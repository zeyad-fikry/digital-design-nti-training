==> flow/design.v <==
module ram
#(parameter ADD_WIDTH = 4, DATA_WIDTH = 8, DEPTH = 16)
(
  input wire clk, rst_n,
  input wire we_a, we_b,
  input wire [ADD_WIDTH-1:0] addr_a, addr_b,
  input wire [DATA_WIDTH-1:0] din_a, din_b,
  output reg [DATA_WIDTH-1:0] dout_a, dout_b
);
  integer i;
  reg [DATA_WIDTH-1:0] RAM [0:DEPTH-1];
  always@(posedge clk, negedge rst_n)
    begin
	  if(~rst_n)
	    begin
		  dout_a <= 'b0;
		  dout_b <= 'b0;
		  for(i=0; i<DEPTH; i=i+1)
		    RAM[i] <= 'b0;
		end
	  else if(we_a && we_b && (addr_a !== addr_b))
	    begin
		  RAM[addr_a] <= din_a;
		  RAM[addr_b] <= din_b;
		end
	  else if(we_a && ~we_b && (addr_a !== addr_b))
	    begin
	      RAM[addr_a] <= din_a;
		  dout_b <= RAM[addr_b];
		end
	  else if(~we_a && we_b && (addr_a !== addr_b))
	    begin
	      RAM[addr_b] <= din_b;
		  dout_a <= RAM[addr_a];
		end
	  else if(~we_a && ~we_b)
	    begin
		  dout_a <= RAM[addr_a];
		  dout_b <= RAM[addr_b];
		end
	end
endmodule
Reports on ram
The steps from the RTL of ram to its reports follow in flow order.
Lines are those of the file above, counted from 1.
Operators carry their Yosys type and port widths (W data, S select, Z words).
Cell names lack the library's common part.
A cell with -- has no value.

design
  top = ram
  clock = clk
  cell library = sky130hd
  timing corner = tt_025C_1v80

Elaborated design
Counts by Yosys on the flattened word-level netlist (proc, flatten, opt, wreduce). Print and check cells are left out. Cells with the same type and inputs are merged into one.

cells by class
  muxes and demuxes = 103
  reduce/logical cells = 46
  eq/ne operators = 32
  bitwise logic cells = 4

operators by type and width
  operator              number
  $mux W8               101
  $pmux W8 S16          2
  $eq A4 B4 Y1 const B  16
  $reduce_bool A3 Y1    17
  $reduce_and A2 Y1     16
  $eq A4 B3 Y1 const B  8
  $eq A4 B2 Y1 const B  4
  $eq A4 B1 Y1 const B  2
  $logic_not A4 Y1      2
  $logic_and A1 B1 Y1   7
  $reduce_and A3 Y1     2
  $not A1 Y1            4
  $reduce_bool A2 Y1    2
  $nex A4 B4 Y1         1
  $ne A2 B2 Y1 const B  1

word-level totals
  output and inout bits = 16
  input port bits = 28
  register bits = 144

Longest topological paths
Depth = most cells in a row (Yosys ltp): at word level without a register or memory, in the mapped netlist without a sequential cell, where the memories' decode and read muxes count.

logic depth
  depth after elaboration = 6
  ABC_AREA = 0
  mapped depth = 10
  mapped depth without buffers = 5

Mapped cells and area
Yosys stat after the flow's synthesis: flattened, memories mapped to cells. It holds for the ABC_AREA given above (unset counts as 0); a run with the other value may have another netlist.

cells by type
  type      number
  dfrtp_1   144
  mux2i_1   143
  nor2_1    286
  o31ai_1   130
  a21o_1    123
  a21oi_1   135
  nand2_1   176
  clkbuf_1  102
  buf_2     54
  a22oi_1   33
  buf_6     16
  nand2b_1  22
  o21ai_0   25
  mux4_2    5
  o22ai_1   17
  nor2b_1   16
  a32oi_1   10
  nand4b_1  10

Not listed: further types 51, cells in them 205.

synthesis totals
  cells in the netlist = 1652
  flip-flop cells = 144
  area of sequential cells = 3603.5 um^2
  mapped area = 12726.0 um^2
  buffer cells = 190

Worst setup path after synthesis
Source: OpenSTA report_checks on the synthesized netlist (no wires, ideal clock, input and output delay 20% of the period each), path of least setup slack; recovery checks are left aside. Register names are those of the netlist, which keeps one name where synthesis merged equal registers.

path after synthesis
  path kind = input to register
  start point = input addr_b[2]
  end point = register RAM[0][5]
  data arrival time = 2.137 ns
  path delay = 1.734 ns
  driving pins on the path = 9
  required time = 2.427 ns
  period = 2.53 ns
  input delay = 0.506 ns
  slack = 0.289 ns
  buffers on the path = 5
  period reached after synthesis = 2.241 ns

"path delay" is the arrival time less input delay plus setup time.
"driving pins on the path": output pins that drive a net of the path, with the launching flip-flop's if there is one; two outputs of one cell count as two.
"period reached after synthesis" = period - worst setup slack (recovery checks aside). The figure is calculated, with input and output delays left at 20% of the set period.
The rows between start and end are the longest chain of elaborated cells between them; the timing report does not say that the signal goes this way. Where chains are equally long, one stands for them.
Each line given opens the expression or statement behind the cell; cells for indexed reads and writes are added by Yosys, which also makes memories of some case tables.
A register here has more assigning lines than the two given.

on the way, after synthesis
  cell sequence = buf_2 buf_2 or4_4 buf_6 o21ai_2 nand2b_1 buf_6 buf_6 o41ai_2
  cells in the longest elaborated chain = 5

RTL lines, path after synthesis
  element           RTL line  source
  start, declared   6         input wire [ADD_WIDTH-1:0] addr_a, addr_b,
  $logic_not A4 Y1  33        RAM[addr_b] <= din_b;
  $mux W8           33
  $mux W8           31        else if(~we_a && we_b && (addr_a !== addr_b))
  $mux W8           26        else if(we_a && ~we_b && (addr_a !== addr_b))
  $mux W8           21        else if(we_a && we_b && (addr_a !== addr_b))
  end, assigned     23        RAM[addr_a] <= din_a;
  end, assigned     24        RAM[addr_b] <= din_b;
  end, declared     11        reg [DATA_WIDTH-1:0] RAM [0:DEPTH-1];

Worst path after layout
From the final timing report of run 1: the path of least setup slack in the routed layout; clock arrival at registers is part of the times.

path after layout
  path kind = input to register
  start point = input addr_b[3]
  end point = register RAM[9][6]
  buffers on the path = 3
  required time = 4.42 ns
  period = 4.11 ns
  driving pins on the path = 8
  input delay = 0.82 ns
  data arrival time = 3.38 ns
  slack = 1.03 ns

The rows between start and end are the longest chain of elaborated cells between them; the timing report does not say that the signal goes this way. Where chains are equally long, one stands for them.
A register here has more assigning lines than the two given.

on the way, after layout
  cell sequence = clkdlybuf4s50_1 xnor2_1 a41oi_2 buf_12 nor2_1 buf_4 a21o_1 o31ai_1
  cells in the longest elaborated chain = 5

RTL lines, path after layout
  element          RTL line  source
  start, declared  6         input wire [ADD_WIDTH-1:0] addr_a, addr_b,
  $eq A4 B4 Y1     33        RAM[addr_b] <= din_b;
  $mux W8          33
  $mux W8          31        else if(~we_a && we_b && (addr_a !== addr_b))
  $mux W8          26        else if(we_a && ~we_b && (addr_a !== addr_b))
  $mux W8          21        else if(we_a && we_b && (addr_a !== addr_b))
  end, assigned    23        RAM[addr_a] <= din_a;
  end, assigned    24        RAM[addr_b] <= din_b;
  end, declared    11        reg [DATA_WIDTH-1:0] RAM [0:DEPTH-1];

Subject: flow runs of ram

Hi,

Stored flow runs of ram (2 of them; Yosys, OpenROAD, sky130hd). They differ in their settings and are not a sequence. Constraints: input delay and output delay 20% of the set period each, output load 0.01 pF.
By "achieved clock period" is meant the clock period of the run minus its worst setup slack. This is arithmetic on one report: input and output delays are still those of the set period (20% each).
"worst setup path time": the worst setup path's part of the clock period (all of it between registers, 20% less for each end at a port) less its slack. A launch clock that arrives late makes it longer, a capture clock that arrives late makes it shorter.
"power" is the tool's figure for a default switching activity; nothing was simulated.

Run 1
==> flow/run.sh <==
#!/bin/bash
# the make line also repeats the synthesis and layout settings of config.mk as NAME=value (left out here)
make -C /OpenROAD-flow-scripts/flow DESIGN_CONFIG=/design/flow/config.mk WORK_HOME=/design/flow/orfs CLKGATE_MAP_FILE= finish
==> flow/config.mk <==
export PLATFORM = sky130hd
export DESIGN_NAME = ram
export DESIGN_NICKNAME = ram
export VERILOG_FILES = /design/flow/design.v
export SDC_FILE = /design/flow/constraint.sdc
export NUM_CORES = 4
export LEC_CHECK = 0
export ABC_AREA = 0
export CAP_MARGIN = 20
export CORE_ASPECT_RATIO = 0.53
export CORE_MARGIN = 6
export CORE_UTILIZATION = 55
export CTS_CLUSTER_DIAMETER = 301
export PLACE_DENSITY_LB_ADDON = 0.28
export SETUP_SLACK_MARGIN = 0.39
export SLEW_MARGIN = 20
==> flow/constraint.sdc <==
create_clock -name core_clock -period 4.11 [get_ports {clk}]
set_input_delay 0.8220 -clock core_clock [delete_from_list [all_inputs] [get_ports {clk}]]
set_output_delay 0.8220 -clock core_clock [all_outputs]
set_load 0.01 [all_outputs]

==> results of run 1 <==
chip area after synthesis (Yosys): 12726.0 um^2
die area: 27118.2 um^2
standard-cell area of the final layout: 13964.6 um^2
utilization: 63.2 %
worst setup slack after layout: 1.033 ns
total negative slack: 0.000 ns
power: 5.643 mW
achieved clock period: 3.077 ns
worst setup path time: 2.26 ns
worst setup path kind: input to register

Run 2
==> flow/run.sh <==
#!/bin/bash
# the make line also repeats the synthesis and layout settings of config.mk as NAME=value (left out here)
make -C /OpenROAD-flow-scripts/flow DESIGN_CONFIG=/design/flow/config.mk WORK_HOME=/design/flow/orfs CLKGATE_MAP_FILE= finish
==> flow/config.mk <==
export PLATFORM = sky130hd
export DESIGN_NAME = ram
export DESIGN_NICKNAME = ram
export VERILOG_FILES = /design/flow/design.v
export SDC_FILE = /design/flow/constraint.sdc
export NUM_CORES = 4
export LEC_CHECK = 0
export CAP_MARGIN = 20
export CELL_PAD_IN_SITES_DETAIL_PLACEMENT = 0
export CORE_ASPECT_RATIO = 1.39
export CORE_MARGIN = 2
export CORE_UTILIZATION = 36
export GPL_TIMING_DRIVEN = 1
export MIN_ROUTING_LAYER = met1
export PLACE_DENSITY_LB_ADDON = 0.15
export SETUP_SLACK_MARGIN = 0.27
export SLEW_MARGIN = 20
export TNS_END_PERCENT = 10
==> flow/constraint.sdc <==
create_clock -name core_clock -period 2.1 [get_ports {clk}]
set_input_delay 0.4200 -clock core_clock [delete_from_list [all_inputs] [get_ports {clk}]]
set_output_delay 0.4200 -clock core_clock [all_outputs]
set_load 0.01 [all_outputs]

==> results of run 2 <==
chip area after synthesis (Yosys): 12726.0 um^2
die area: 36889.5 um^2
standard-cell area of the final layout: 16946.3 um^2
utilization: 48.3 %
worst setup slack after layout: 0.185 ns
total negative slack: 0.000 ns
power: 12.030 mW
achieved clock period: 1.915 ns
worst setup path time: 1.49 ns
worst setup path kind: input to register

Regards
